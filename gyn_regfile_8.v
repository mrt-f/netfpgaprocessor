==> flow/design.v <==
`timescale 1ns / 1ps
module gyn_regfile8(
	input [3:0] r0addr,
	input [3:0] r1addr,
    input [71:0] wdata,
	input read_en,
    input wena,
    input [3:0] waddr,
	input CLK,
	input reset,
    output reg [71:0] r0data,
    output reg [71:0] r1data
    );
	reg [71:0] R0;
	reg [71:0] R1;
	reg [71:0] R2;
	reg [71:0] R3;
	reg [71:0] R4;
	reg [71:0] R5;
	reg [71:0] R6;
	reg [71:0] R7;
	always @(posedge CLK) begin
		if (reset)
		begin    
			R0 <= 0;
			R1 <= 0;
			R2 <= 0;
			R3 <= 0;
			R4 <= 0;
			R5 <= 0;
			R6 <= 0;
			R7 <= 0;
		end
		else
		begin			
			if (wena)
			begin
				case(waddr)
					4'b0000: 
						begin
							R0 <= 72'b0;
						end
					4'b0001: 
						begin
							R1 <= wdata;
						end
					4'b0010:
						begin
							R2 <= wdata;
						end
					4'b0011: 
						begin
							R3 <= wdata;
						end
					4'b0100:
						begin
							R4 <= wdata;
						end
					4'b0101:
						begin
							R5 <= wdata;
						end
					4'b0110:
						begin
							R6 <= wdata;
						end
					4'b0111:
						begin
							R7 <= wdata;
						end
					default:
					    begin
						    R0 <= 72'b0;
							R1 <= 72'bX;
							R2 <= 72'bX;
							R3 <= 72'bX;
							R4 <= 72'bX;
							R5 <= 72'bX;
							R6 <= 72'bX;
							R7 <= 72'bX;
						end
				endcase
			end
		end
	end  
	always @(*) begin
			if (read_en) begin
				case(r0addr)
				4'b0000:  
					begin
						r0data = R0;
					end
				4'b0001: 
					begin
						r0data = R1;
					end
				4'b0010:
					begin
						r0data = R2;
					end
				4'b0011: 
					begin
						r0data = R3;
					end
				4'b0100:
					begin
						r0data = R4;
					end
				4'b0101:
					begin
						r0data = R5;
					end
				4'b0110:
					begin
						r0data = R6;
					end
				4'b0111:
					begin
						r0data = R7;
					end
			    default:
				    begin
					    r0data = 72'bX;
					end
			endcase
			case(r1addr)
				4'b0000:  
					begin
						r1data = R0;
					end
				4'b0001: 
					begin
						r1data = R1;
					end
				4'b0010:
					begin
						r1data = R2;
					end
				4'b0011: 
					begin
						r1data = R3;
					end
				4'b0100:
					begin
						r1data = R4;
					end
				4'b0101:
					begin
						r1data = R5;
					end
				4'b0110:
					begin
						r1data = R6;
					end
				4'b0111:
					begin
						r1data = R7;
					end
				default:
				    begin
					    r1data = 72'bX;
					end
			endcase
		end else begin
			r0data = 72'bX;
			r1data = 72'bX;
		end
	end
endmodule
# From RTL to reports: gyn_regfile8
# The steps from the RTL of gyn_regfile8 to its reports follow in flow order.
# Lines are those of the file above, counted from 1.
# Operators: Yosys type, input widths -> output width; for muxes data width and select width s.
# Cell names lack the library's common part.
setup:
  top: "gyn_regfile8"
  clock_port: "CLK"
  library: "sky130hd"
  lib_corner: "tt_025C_1v80"

# After elaboration
# Yosys after proc, flatten, opt, wreduce and memory -nomap, before mapping. Memory bits, and registers merged into a memory's read port (data or address), are not among the register bits. Print and check cells are not counted. Equal cells are merged and count once.
classes:
  n_mux: 11
  n_logic: 7
  reduce_logical: 17
  n_eq: 21
op_table:
  columns: ["operator", "n"]
  rows:
  - ["$pmux 72 s8", 2]
  - ["$mux 72", 9]
  - ["$reduce_or 7->1", 7]
  - ["$eq 4x3->1 const B", 12]
  - ["$eq 4x2->1 const B", 6]
  - ["$reduce_and 2->1", 7]
  - ["$eq 4x1->1 const B", 3]
  - ["$logic_not 4->1", 3]
  - ["$not 1->1", 7]
word_totals:
  out_inout_bits: 144
  regBits: 504
  input_bits: 88
  wordCells: 63

# Logic depth
# Depth = most cells in a row (Yosys ltp): at word level without a register or memory, in the mapped netlist without a sequential cell, where the memories' decode and read muxes count.
logic_depth:
  ltp_word: 4
  ABC_AREA: 0
  depth_mapped: 8
  ltp_nobuf: 4

# Mapped cells and area
# Source: synth_stat.txt of the flow (Yosys; design flattened, memories mapped). It holds for the ABC_AREA given above (unset counts as 0); a run with the other value may have another netlist.
# The area totals of this step are shown rounded.
synth_totals:
  seqArea_mm2: 0.01009
  ff_cells: 504
  yosys_area_mm2: 0.02473
  cell_count: 3173
  buf_cells: 284
by_type:
  columns: ["cell", "n", "area_total_um2"]
  rows:
  - ["dfxtp_1", 504, 1.01E+04]
  - ["nand2_1", 1012, 3.8E+03]
  - ["mux2i_1", 327, 3.27E+03]
  - ["a21oi_1", 569, 2.85E+03]
  - ["o22ai_1", 140, 875.84]
  - ["buf_2", 144, 720.691]
  - ["a22oi_1", 63, 472.954]
  - ["clkbuf_1", 126, 472.954]
  - ["mux2_2", 40, 450.432]
  - ["a221o_1", 39, 390.374]
  - ["a211o_1", 41, 359.094]
  - ["nor2_1", 46, 172.666]
  - ["o21ai_1", 33, 165.158]
  - ["o21ai_0", 30, 150.144]
  - ["buf_6", 8, 90.086]
  - ["o21ai_2", 7, 61.309]
  - ["o21a_1", 7, 52.55]
  - ["nor3b_2", 3, 37.536]
# Not listed: further types 17, cells in them 34.

# Path before layout
# OpenSTA on the mapped netlist: ideal clock, no wires. The path of least setup slack (recovery checks aside). Input and output delay are each 20% of the period. Register names are those of the netlist, which keeps one name where synthesis merged equal registers.
synth_path:
  kind: "input port to output port"
  from: "input r1addr[2]"
  to: "output r1data[17]"
  clock_period_ps: 2050
  n_path_buf: 3
  path_delay_ps: 1161
  t_first_pin_ps: 410
  driving_pins: 6
  t_arrival_ps: 1571
  output_delay_ps: 410
  t_required_ps: 1640
  setup_slack_ps: 69
  input_delay_ps: 410
  period_less_setup_slack_ps: 1981
# "path_delay_ps" is the arrival time less input delay plus setup time.
# At an output port there is no setup time.
# "driving_pins": output pins that drive a net of the path, with the launching flip-flop's if there is one; two outputs of one cell count as two.
# "period_less_setup_slack_ps" is the clock period less the worst setup slack; recovery checks do not enter. This is arithmetic on one report: input and output delays are still those of the set period (20% each).
# Between the ends stands the longest chain of elaborated cells between them, by number of cells; it is not shown to be the way that was timed. Of several equally long chains one is given.
# Each line given opens the expression or statement behind the cell; cells for indexed reads and writes are added by Yosys, which also makes memories of some case tables.
synth_between:
  path_cell_list: "buf_2 -> buf_4 -> buf_2 -> mux2i_1 -> o22ai_1 -> a221o_1"
  elab_chain_len: 3
  cone_cells: 10
  lines_between: 2
  classes_between: "7 x eq/ne; 2 x mux; 1 x reduce/logical"
synth_lines:
  columns: ["element", "line_no", "rtl"]
  rows:
  - ["from (decl)", 4, "input [3:0] r1addr,"]
  - ["$eq 4x3->1", 126, "case(r1addr)"]
  - ["$pmux 72 s8", 126, null]
  - ["$mux 72", 87, "if (read_en) begin"]
  - ["to (decl)", 12, "output reg [71:0] r1data"]

# Timing after layout
# From the final timing report of flow run B: the path of least setup slack in the routed layout; clock arrival at registers is part of the times.
# The report prints the path's times to 10 ps; the period is as set.
layout_path:
  kind: "input port to output port"
  from: "input r1addr[3]"
  to: "output r1data[3]"
  t_arrival_ps: 3220
  output_delay_ps: 810
  t_first_pin_ps: 810
  input_delay_ps: 810
  setup_slack_ps: 20
  driving_pins: 8
  clock_period_ps: 4050
  n_path_buf: 4
  t_required_ps: 3240
# Between the ends stands the longest chain of elaborated cells between them, by number of cells; it is not shown to be the way that was timed. Of several equally long chains one is given.
layout_between:
  path_cell_list: "clkdlybuf4s50_1 -> nand2b_1 -> nor3b_4 -> buf_4 -> a21oi_1 -> o21ai_0 -> buf_4 -> clkdlybuf4s50_1"
  elab_chain_len: 3
  cone_cells: 10
  lines_between: 2
  classes_between: "7 x eq/ne; 2 x mux; 1 x reduce/logical"
layout_lines:
  columns: ["element", "line_no", "rtl"]
  rows:
  - ["from (decl)", 4, "input [3:0] r1addr,"]
  - ["$eq 4x3->1", 126, "case(r1addr)"]
  - ["$pmux 72 s8", 126, null]
  - ["$mux 72", 87, "if (read_en) begin"]
  - ["to (decl)", 12, "output reg [71:0] r1data"]

# Design gyn_regfile8 on sky130hd. What follows are 2 stored runs of the flow, each under its own settings; their order means nothing. The constraints put input and output delay at 20% of the set period each and load the outputs with 0.01 pF.
# By "achieved_clock_period_ps" is meant the clock period of the run minus its worst setup slack. This is arithmetic on one report: input and output delays are still those of the set period (20% each).
# "totalPower_w": no workload was simulated; the value follows from the tool's default switching activity.
# Values from the reports are rounded here.
runs:
  - name: "flow run A"
    settings:
      period_ns: 1.43
      CORE_UTILIZATION: 44
      SETUP_SLACK_MARGIN: 0.24
      PLACE_DENSITY_LB_ADDON: 0.09
      CELL_PAD_IN_SITES_DETAIL_PLACEMENT: 2
      CTS_CLUSTER_SIZE: 67
      CTS_CLUSTER_DIAMETER: 376
      SLEW_MARGIN: 10
      CAP_MARGIN: 20
      CORE_MARGIN: 2
    outcome: "unfinished; error DPL-0033 in placement"
  - name: "flow run B"
    settings:
      period_ns: 4.05
      CAP_MARGIN: 20
      CORE_MARGIN: 2
      CORE_UTILIZATION: 40
      SLEW_MARGIN: 20
    results:
      design_die_area_mm2: 0.06384
      post_route_stdcell_area_mm2: 0.0301
      achieved_clock_period_ps: 4026
      synthesis_area_mm2: 0.02473
      fin_ws_ps: 24
      totalPower_w: 0.01227
      ws_hold_ps: 467
