==> flow/design.v <==
`timescale 1ns / 1ps
module alu64(
    input  [63:0]  A,
    input  [63:0]  B,
	input  [5:0]   shamt,
    input  [3:0]   aluctrl,
	input          CLK,
    output reg [63:0]  Z
);
reg [63:0] alu_out;
always @(*) begin
	alu_out = 64'b0;           
	case(aluctrl)
		4'b0000:  begin  
						alu_out = A + B; 
				 end
		4'b0001:  begin  
						alu_out = A - B; 
				 end
		4'b0010:  begin  
						alu_out = A & B; 
				  end
		4'b0011:  begin  
						alu_out = A | B; 
				  end
		4'b0100:  begin  
						alu_out= A ^ B;
				 end				  
		4'b0110:  begin  
						if ( A == B ) 
						begin
							alu_out[0] = 1'b1;
						end
				  end
		4'b1001: begin  
				        if (A < B) begin
						    alu_out[0] = 1'b1;
						end
				 end
		4'b1100: begin  
                        alu_out = A >> shamt;				      
				 end
		4'b1101:    begin  
				        if (A != B) begin
						    alu_out[0] = 1'b1;
						  end
	    				end
		default: begin
						alu_out = 64'bX;      
					end
	endcase
end
always @(posedge CLK) begin
	    Z <= alu_out;
end
endmodule
# Reports on alu64
# The steps from the RTL of alu64 to its reports follow in flow order.
# Lines are those of the file above, counted from 1.
# Library cell names are shortened.
setup:
  design: "alu64"
  clock: "CLK"
  lib: "sky130hd"
  pvt_corner: "tt_025C_1v80"

# Word-level counts
# Counts by Yosys on the flattened word-level netlist (proc, flatten, opt, wreduce; memories kept). Register bits leave out memories and registers merged into their read ports (data or address); mux counts leave out enables and synchronous resets folded into registers. Print and check cells are left out. Cells with the same type and inputs are merged into one.
word_totals:
  elab_cells: 25
  mem_count: 0
  ff_bits: 64
  latchBits: 0
  ram_bits: 0
  in_bits: 139
  clocked_rd_ports_x_width: 0
  mem_bits_ro: 0
  output_inout_bits: 64
op_classes:
  n_mux: 5
  mul: 0
  div_mod_pow: 0
  n_eq: 10
  n_logic: 3
  reduce_and_logical: 2
  addsub: 2
  shifts: 1
  compare: 1
op_table:
  columns: ["operator", "n"]
  rows:
  - ["63-bit case mux with 7-bit select", 1]
  - ["64-bit by 6-bit >> shifter with 64-bit output", 1]
  - ["64-bit adder", 1]
  - ["64-bit subtractor", 1]
  - ["64-bit < comparator", 1]
  - ["64-bit == test", 1]
  - ["64-bit inequality test", 1]
  - ["64-bit AND", 1]
  - ["64-bit OR", 1]
  - ["64-bit XOR", 1]
  - ["4-bit == test with constant B", 3]
  - ["1-bit case mux with 9-bit select", 1]
  - ["4-bit by 2-bit == test with 1-bit output with constant B", 2]
  - ["4-bit by 3-bit == test with 1-bit output with constant B", 2]
  - ["4-bit by 1-bit == test with 1-bit output with constant B", 1]
  - ["4-bit zero test", 1]
  - ["3-bit OR reduction", 1]
  - ["1-bit 2-to-1 mux", 3]

# Depth
# Depth = most cells in a row (Yosys ltp): at word level without a register or memory, in the mapped netlist without a sequential cell, where the memories' decode and read muxes count.
logic_depth:
  ltp_word: 3
  abc_area: 1
  depth_mapped: 19
  ltp_nobuf: 18

# After synthesis
# The flow's flattened synthesis, as Yosys stat reports it; memories are mapped. The netlist is that of the ABC_AREA named above (0 if unset); the other value can give another one.
# The area totals of this step are shown rounded.
synth_totals:
  stdcells: 4104
  seqArea_um2: 1300
  yosys_area_um2: 20000
  ffs: 64
  n_buf: 160
types:
  columns: ["cell_type", "n", "area_total_um2"]
  rows:
  - ["nand2_1", 1474, 5.53E+03]
  - ["inv_1", 790, 2.97E+03]
  - ["nand3_1", 502, 2512.41]
  - ["ha_1", 192, 2.4E+03]
  - ["dfxtp_1", 64, 1.28E+03]
  - ["nor2_1", 329, 1.23E+03]
  - ["a21oi_1", 156, 780.749]
  - ["o21ai_0", 98, 490.47]
  - ["o211ai_1", 41, 307.795]
  - ["buf_2", 58, 290.278]
  - ["nand4_1", 45, 281.52]
  - ["buf_4", 30, 225.216]
  - ["buf_6", 19, 213.955]
  - ["nor2_2", 29, 181.424]
  - ["xor2_1", 19, 166.41]
  - ["nor3_1", 32, 160.154]
  - ["o21ai_1", 32, 160.154]
  - ["o22ai_1", 23, 143.888]
# Other cell types: 32; their cells: 171.

# Path before layout
# OpenSTA on the mapped netlist: ideal clock, no wires. The path of least setup slack (recovery checks aside). Input and output delay are each 20% of the period. Register names are those of the netlist, which keeps one name where synthesis merged equal registers.
synth_timing:
  path_kind: "in2reg"
  start: "in A[0]"
  end: "reg Z[34]"
  tclk_ns: 4.43
  n_path_buf: 0
  driving_pins: 15
  delay_ns: 1.660
  slack_ns: 1.884
  setup_ns: 0.121
  t_first_pin_ns: 0.886
  arrival_time_ns: 2.425
  in_delay_ns: 0.886
  t_required_ns: 4.309
  synth_period_reached_ns: 2.546
# "delay_ns" is the arrival time less input delay plus setup time.
# "driving_pins": output pins that drive a net of the path, with the launching flip-flop's if there is one; two outputs of one cell count as two.
# "synth_period_reached_ns" is the clock period less the worst setup slack; recovery checks do not enter. This is arithmetic on one report: input and output delays are still those of the set period (20% each).
synth_between:
  path_cell_list: "inv_1 > ha_1 > fa_1 > inv_1 > nand3_1 > nand3_1 > nand2_1 > nand2_1 > nand2_1 > nand2_1 > nand3_1 > nand2_1 > nand2_1 > nand3_1 > nand3_1"
synth_rtl:
  columns: ["element", "line", "text"]
  rows:
  - ["start, declared", 3, "input  [63:0]  A,"]
  - ["end, assigned", 54, "Z <= alu_out;"]
  - ["end, declared", 8, "output reg [63:0]  Z"]
# Chain of elaborated cells between the ends: none given.

# alu64 through Yosys and OpenROAD on sky130hd: 2 stored runs, unordered, with their settings. The constraints put input and output delay at 20% of the set period each and load the outputs with 0.01 pF.
runs:
  - name: "record 1"
    settings:
      period_ns: 2.93
      CORE_UTILIZATION: 70
      PLACE_DENSITY: 0.77
      CORE_MARGIN: 2
      CELL_PAD_IN_SITES_DETAIL_PLACEMENT: 1
      ABC_AREA: 1
      GPL_ROUTABILITY_DRIVEN: 0
      CTS_CLUSTER_SIZE: 58
      SLEW_MARGIN: 30
      MAX_ROUTING_LAYER: "met4"
      CAP_MARGIN: 20
    outcome: "no results, placement failed with DPL-0033"
  - name: "record 2"
    settings:
      period_ns: 2.95
      CORE_UTILIZATION: 27
      PLACE_DENSITY_LB_ADDON: 0.07
      CORE_ASPECT_RATIO: 1.65
      CELL_PAD_IN_SITES_DETAIL_PLACEMENT: 2
      CAP_MARGIN: 20
      CORE_MARGIN: 2
      SLEW_MARGIN: 20
    outcome: "no results, routing failed with ODB-0269"
